==> flow/design.v <==
module div (
    input wire clock,
    input wire reset,
    input wire [31:0] dividend,
    input wire [31:0] divisor,
    output reg [31:0] hi_div,
    output reg [31:0] lo_div,
    output reg division_by_zero
);
reg [31:0] remainder;
reg [31:0] quotient;
reg [31:0] temp;
reg [5:0] counter;
always @(posedge clock or posedge reset) begin
    if (reset) begin
        hi_div <= 32'b0;
        lo_div <= 32'b0;
        remainder <= 32'b0;
        quotient <= 32'b0;
        division_by_zero <= 1'b0;
        counter <= 6'b0;
    end
    else begin
        if (divisor == 32'b0) begin
            hi_div <= 32'b0;
            lo_div <= 32'b0;
            division_by_zero <= 1'b1;
        end
        else begin
            if (counter == 0) begin
                remainder <= dividend;
                quotient <= 32'b0;
                division_by_zero <= 1'b0;
            end
            else if (counter < 32) begin
                temp = {remainder[31], remainder} - (divisor << (31 - counter));
                if (temp[31] == 0) begin
                    remainder <= temp;
                    quotient[counter] <= 1'b1;
                end
                else begin
                    quotient[counter] <= 1'b0;
                end
                counter <= counter + 1;
            end
            hi_div <= remainder;
            lo_div <= quotient;
            counter <= 6'b0;
        end
    end
end
endmodule
Tool chain data of div --
The steps from the RTL of div to its reports follow in flow order. Lines are those of the file above, counted from 1. Cell names lack the library's common part. A cell with -- has no value.
Design: top module div, clock input clock, library sky130hd, corner tt_025C_1v80

Elaborated design --
Counts by Yosys on the flattened word-level netlist (proc, flatten, opt, wreduce; memories kept). Register bits leave out memories and registers merged into their read ports (data or address); mux counts leave out enables and synchronous resets folded into registers. Print and check cells are left out. Cells with the same type and inputs are merged into one.
Cells by class: reductions and logical operators 1, multiplexer cells 2
Operators by type and width (count):
- logical NOT 32 bit | 1
- 2-to-1 mux 32 bit | 1
- 2-to-1 mux 1 bit | 1
Word-level totals: output and inout port bits 65, word-level cells 6, register bits 65, input bits 66

Logic depth --
Longest topological path by Yosys (ltp), each cell counted once; first at word level (registers and memories cut), then after technology mapping (sequential cells cut; the memories' decode and read muxes count).
Logic depth: depth in word-level cells 2, ABC_AREA 0, depth in mapped cells 6, gate-level depth less buffers 4

After synthesis --
Yosys stat after the flow's synthesis: flattened, memories mapped to cells. It holds for the ABC_AREA given above (unset counts as 0); a run with the other value may have another netlist. The area totals of this step are shown rounded.
Cells by type:
- dfrtp_1 | count 65, total area 1626.56 sq um
- mux2_1 | count 27, total area 304.042 sq um
- buf_4 | count 33, total area 247.738 sq um
- nor2b_1 | count 32, total area 200.192 sq um
- mux2_2 | count 5, total area 56.304 sq um
- nor4_1 | count 8, total area 50.048 sq um
- buf_8 | count 2, total area 30.029 sq um
- nand4_1 | count 2, total area 12.512 sq um
- buf_6 | count 1, total area 11.261 sq um
- buf_2 | count 2, total area 10.01 sq um
- clkbuf_1 | count 1, total area 3.754 sq um
- conb_1 | count 1, total area 3.754 sq um
- inv_1 | count 1, total area 3.754 sq um
- nor2_1 | count 1, total area 3.754 sq um
Synthesis totals: mapped cells 181, mapped flip-flops 65, chip area (Yosys) 2564 sq um, sequential part of the area 1627 sq um, buffers 39

Timing after synthesis --
Source: OpenSTA report_checks on the synthesized netlist (no wires, ideal clock, input and output delay 20% of the period each), path of least setup slack; recovery checks are left aside. Register names are those of the netlist, which keeps one name where synthesis merged equal registers.
Timing path post-synthesis: path kind input to register, start input divisor[26], end register remainder[0], external input delay 0.368 ns, time at the first pin 0.368 ns, period 1.84 ns, data arrival time 1.500 ns, delay of the path 1.259 ns, library setup time 0.127 ns, data required time 1.713 ns, setup slack 0.213 ns, stages 6, path buffers 2, synthesis period reached 1.627 ns
"delay of the path" is the arrival time less input delay plus setup time. "stages" counts driving pins, that of a launching flip-flop among them; a cell with two outputs on the path counts twice. "synthesis period reached" is the clock period less the worst setup slack; recovery checks do not enter. This is arithmetic on one report: input and output delays are still those of the set period (20% each). The rows between start and end are the longest chain of elaborated cells between them; the timing report does not say that the signal goes this way. Where chains are equally long, one stands for them. A line is the first line of the expression or statement that the cell stems from. Yosys adds cells for indexed reads and writes and turns some case tables into memories. At most two assigning lines are given for a register; there are more.
On the way, post-synthesis: path through nor4_1 > nand4_1 > nor2_1 > buf_4 > buf_6 > mux2_1, cells in the longest elaborated chain 1, elaborated cells on any way between the ends 1, source lines of those cells 1, classes of those cells reduce/logical (1)
Ends and longest elaborated chain, post-synthesis:
- start, declared | line 5 | input wire [31:0] divisor,
- logical NOT 32 bit | line 24 | if (divisor == 32'b0) begin
- end, assigned | line 31 | remainder <= dividend;
- end, assigned | line 38 | remainder <= temp;
- end, declared | line 10 | reg [31:0] remainder;

Worst path after layout --
Path of least setup slack in the final report of run A (OpenROAD, finished layout, wires in). Where an end is a register, its clock arrival counts in the times.
Timing path after layout: path kind input to register, start input divisor[21], end register remainder[24], data required time 1.98 ns, period 1.77 ns, setup slack 0.03 ns, time at the first pin 0.35 ns, stages 8, library setup time 0.11 ns, path buffers 4, external input delay 0.35 ns, data arrival time 1.96 ns
The rows between start and end are the longest chain of elaborated cells between them; the timing report does not say that the signal goes this way. Where chains are equally long, one stands for them. At most two assigning lines are given for a register; there are more.
On the way, after layout: path through clkdlybuf4s50_1 > nor4_2 > nand4_1 > nor2_4 > buf_12 > buf_4 > buf_6 > mux2_2, cells in the longest elaborated chain 1, elaborated cells on any way between the ends 1, source lines of those cells 1, classes of those cells reduce/logical (1)
Ends and longest elaborated chain, after layout:
- start, declared | line 5 | input wire [31:0] divisor,
- logical NOT 32 bit | line 24 | if (divisor == 32'b0) begin
- end, assigned | line 31 | remainder <= dividend;
- end, assigned | line 38 | remainder <= temp;
- end, declared | line 10 | reg [31:0] remainder;

FLOW RESULTS
============

Module div, platform sky130hd: 2 stored runs of the flow (Yosys, OpenROAD) with differing settings, in no particular order. Input and output delays are each 20% of the period that was set; the output load is 0.01 pF.
"clock period reached" means the clock period less the worst setup slack. The figure is calculated, with input and output delays left at 20% of the set period.
By "allowed time less slack (worst setup path)" is meant the share of the clock period that the worst setup path is allowed (20% is reserved at inputs, 20% at outputs), minus its slack. Clock arrival times at its registers enter into it.
"total power after layout": no workload was simulated; the value follows from the tool's default switching activity.
Measured values are rounded.

* Run A | settings: period_ns 1.77; CORE_UTILIZATION 17; CAP_MARGIN 20; CORE_MARGIN 2; SLEW_MARGIN 20 | results: post-layout utilization 0.288; total power after layout 3872 uW; total negative slack 0.000 ns; mapped cell area after synthesis 2564 sq um; worst setup slack after layout 0.025 ns; allowed time less slack (worst setup path) 1.39 ns; worst setup path kind input to register; standard-cell area after layout 4212 sq um; full die area 16080 sq um; clock period reached 1.745 ns
* Run B | settings: period_ns 1.95; CORE_UTILIZATION 25; SETUP_SLACK_MARGIN -0.04; CELL_PAD_IN_SITES_DETAIL_PLACEMENT 1; ABC_AREA 1; CTS_CLUSTER_SIZE 86; CAP_MARGIN 15; CORE_MARGIN 2; SLEW_MARGIN 20 | results: post-layout utilization 0.371; total power after layout 2924 uW; total negative slack 0.000 ns; mapped cell area after synthesis 2754 sq um; worst setup slack after layout 0.332 ns; allowed time less slack (worst setup path) 1.23 ns; worst setup path kind register to output; standard-cell area after layout 4009 sq um; full die area 11870 sq um; clock period reached 1.618 ns
