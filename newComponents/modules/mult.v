==> flow/design.v <==
module mult (
    input wire clock,
    input wire reset,
    input wire signed [31:0] multiplicant,
    input wire signed [31:0] multiplier,
    output reg signed [31:0] hi_mult,
    output reg signed [31:0] lo_mult
);
reg signed [31:0] A, Q, M;
reg [1:0] Q_1;
reg [5:0] count;
reg [1:0] booth_sel;
reg signed [31:0] shift_value; 
always @(posedge clock or posedge reset) begin
    if (reset) begin
        A <= 32'b0;
        Q <= 32'b0;
        M <= 32'b0;
        Q_1 <= 2'b0;
        count <= 6'b0;
    end
    else begin
        if (count == 0) begin
            A <= 32'b0;
            M <= multiplier;
            Q <= multiplicant;
            count <= count + 1;
        end
        else if (count < 33) begin
            booth_sel[1] = Q[0] ^ Q_1[1];
            booth_sel[0] = Q[0] ^ Q_1[0];
            shift_value = {M, 1'b0};
            if (booth_sel == 2'b01) begin
                A <= A - shift_value;
            end
            else if (booth_sel == 2'b10) begin
                A <= A + shift_value;
            end
            Q_1 <= Q[1:0];
            Q <= {Q[30:0], A[0]};
            A <= {A[30:0], A[31]};
            count <= count + 1;
        end        
    end
end
assign hi_mult = A;
assign lo_mult = Q;
endmodule
# == Reports on mult ==
# The steps from the RTL of mult to its reports follow in flow order.
# Line numbers count from 1 in the design file above.
# Operators: Yosys type, input widths -> output width; for muxes data width and select width s.
# Library cell names are shortened.
# A cell with n/a has no value.
# design
top_module,mult
clk_port,clock
lib,sky130hd
lib_corner,tt_025C_1v80

# == Word level ==
# Source: Yosys, flattened and elaborated, memories not mapped. Widths are those after wreduce. Registers that Yosys merges into a memory's read port (data or address) are not register bits. Print and check cells do not count. Equal cells are merged and count once.
# bits
output_inout_bits,64
reg_bits,70
inputBits,66
word_cells,13
# op_classes
mux,6
reduce_and_logical,2
cmp,1
n_addsub,1
# ops
cell,count
$mux 32,4
$mux 6,2
$add 6x1->6 const B,1
$lt 6x6->1 const B,1
$logic_not 6->1,1
$reduce_bool 2->1,1

# == Logic depth ==
# Depth = most cells in a row (Yosys ltp): at word level without a register or memory, in the mapped netlist without a sequential cell, where the memories' decode and read muxes count.
# depth
ltp_word,3
abc_area,0
mapped_depth,8
depth_no_buf,5

# == Synthesis result ==
# Source: synth_stat.txt of the flow (Yosys; design flattened, memories mapped). It holds for the ABC_AREA given above (unset counts as 0); a run with the other value may have another netlist.
# The area totals of this step are shown rounded.
# by_type
type,count,type_area_um2
dfrtp_1,70,1751.68
mux2i_1,64,640.614
a22o_1,23,201.443
a221oi_2,5,75.072
a221oi_1,7,61.309
inv_1,16,60.058
nor3_1,12,60.058
a21oi_1,11,55.053
clkbuf_1,10,37.536
xnor2_1,4,35.034
nand2_1,8,30.029
buf_2,5,25.024
ha_1,2,25.024
buf_6,2,22.522
nand3_1,4,20.019
a31oi_1,3,18.768
buf_4,2,15.014
nor4b_2,1,15.014
# Other cell types: 12; their cells: 13.
# mapped
cells,262
flip_flops,70
buf_cells,21
sequential_area_mm2,0.00175
mapped_area_mm2,0.00324

# == Timing after synthesis ==
# Source: OpenSTA report_checks on the synthesized netlist (no wires, ideal clock, input and output delay 20% of the period each), path of least setup slack; recovery checks are left aside. Register names are those of the netlist, which keeps one name where synthesis merged equal registers.
# synth_timing
path_kind,reg-to-reg
start,register count[0]
end,register A[10]
period_ns,2.43
setup_time_ns,0.121
path_buffers,3
launch_ns,0.000
t_required_ns,2.309
t_arrival_ns,1.857
path_stages,9
slack_ns,0.452
delay_ns,1.978
period_less_setup_slack_ns,1.978
# "delay_ns" is the arrival time less input delay plus setup time.
# "path_stages": output pins that drive a net of the path, with the launching flip-flop's if there is one; two outputs of one cell count as two.
# "period_less_setup_slack_ns" is the clock period less the worst setup slack; recovery checks do not enter. This is arithmetic on one report: input and output delays are still those of the set period (20% each).
# Between the ends stands the longest chain of elaborated cells between them, by number of cells; it is not shown to be the way that was timed. Of several equally long chains one is given.
# A line is the first line of the expression or statement that the cell stems from. Yosys adds cells for indexed reads and writes and turns some case tables into memories.
# At most two assigning lines are given for a register; there are more.
# synth_between
path_cell_list,dfrtp_1 > inv_1 > ha_1 > or4b_1 > buf_2 > and2_1 > buf_6 > buf_2 > a22o_1
elab_chain_len,3
cone_cells,5
lines_between,2
cone_classes,1 x compare; 2 x mux; 2 x reduce/logical
# synth_lines
item,line_no,text
"start, declared",11,reg [5:0] count;
"start, assigned",27,count <= count + 1;
"start, assigned",42,count <= count + 1;
$lt 6x6->1,29,else if (count < 33) begin
$mux 32,29,
$mux 32,23,if (count == 0) begin
"end, assigned",34,A <= A - shift_value;
"end, assigned",37,A <= A + shift_value;
"end, declared",9,"reg signed [31:0] A, Q, M;"

# == Timing after layout ==
# From the final timing report of job 1: the path of least setup slack in the routed layout; clock arrival at registers is part of the times.
# layout_timing
path_kind,reg-to-reg
start,register count[0]
end,register Q[10]
t_required_ns,3.52
setup_time_ns,0.15
path_buffers,2
period_ns,3.32
path_stages,8
launch_ns,0.35
t_arrival_ns,2.37
slack_ns,1.15
# Between the ends stands the longest chain of elaborated cells between them, by number of cells; it is not shown to be the way that was timed. Of several equally long chains one is given.
# At most two assigning lines are given for a register; there are more.
# layout_between
path_cell_list,dfrtp_1 > inv_1 > ha_1 > nor4b_4 > buf_4 > xnor2_2 > buf_4 > a221oi_1
elab_chain_len,3
cone_cells,5
lines_between,2
cone_classes,1 x compare; 2 x mux; 2 x reduce/logical
# layout_lines
item,line_no,text
"start, declared",11,reg [5:0] count;
"start, assigned",27,count <= count + 1;
"start, assigned",42,count <= count + 1;
$lt 6x6->1,29,else if (count < 33) begin
$mux 32,29,
$mux 32,23,if (count == 0) begin
"end, assigned",26,Q <= multiplicant;
"end, assigned",40,"Q <= {Q[30:0], A[0]};"
"end, declared",9,"reg signed [31:0] A, Q, M;"

# Top module mult; platform sky130hd; tools Yosys and OpenROAD; 2 stored runs in no particular order. Input and output delays are each 20% of the period that was set; the output load is 0.01 pF.
# By "period_less_ws_ns" is meant the clock period of the run minus its worst setup slack. This is arithmetic on one report: input and output delays are still those of the set period (20% each).
# "worst_setup_path_time_ns": the worst setup path's part of the clock period (all of it between registers, 20% less for each end at a port) less its slack. A launch clock that arrives late makes it longer, a capture clock that arrives late makes it shorter.
# "fin_power_w": no workload was simulated; the value follows from the tool's default switching activity.
# The measured numbers are rounded.
# A setting shown as - is not set for that run.
# A result given as - is not shown for that run.
run name,period_ns,CORE_UTILIZATION,SETUP_SLACK_MARGIN,PLACE_DENSITY_LB_ADDON,CORE_ASPECT_RATIO,CELL_PAD_IN_SITES_GLOBAL_PLACEMENT,TNS_END_PERCENT,ABC_AREA,CAP_MARGIN,CORE_MARGIN,SLEW_MARGIN,PLACE_DENSITY,CELL_PAD_IN_SITES_DETAIL_PLACEMENT,GPL_TIMING_DRIVEN,CTS_CLUSTER_SIZE,fin_tns_ns,layout_utilization_frac,ys_area_mm2,dieArea_mm2,stdcell_area_mm2,worst_setup_path_time_ns,critical_path_type,final_setup_ws_ns,hold_worst_slack_ns,fin_power_w,period_less_ws_ns
job 1,3.32,61,0.69,0.04,1.07,0,95,0,20,2,20,-,-,-,-,0.000,0.873,0.00324,0.00591,0.00448,2.17,reg-to-reg,1.15,0.529,0.00166,2.171
job 2,4.01,48,0.83,-,-,1,-,-,20,10,30,0.89,2,0,64,-,-,-,-,-,-,-,-,-,-,-
# Job 2: stopped before the end: placement reported DPL-0033
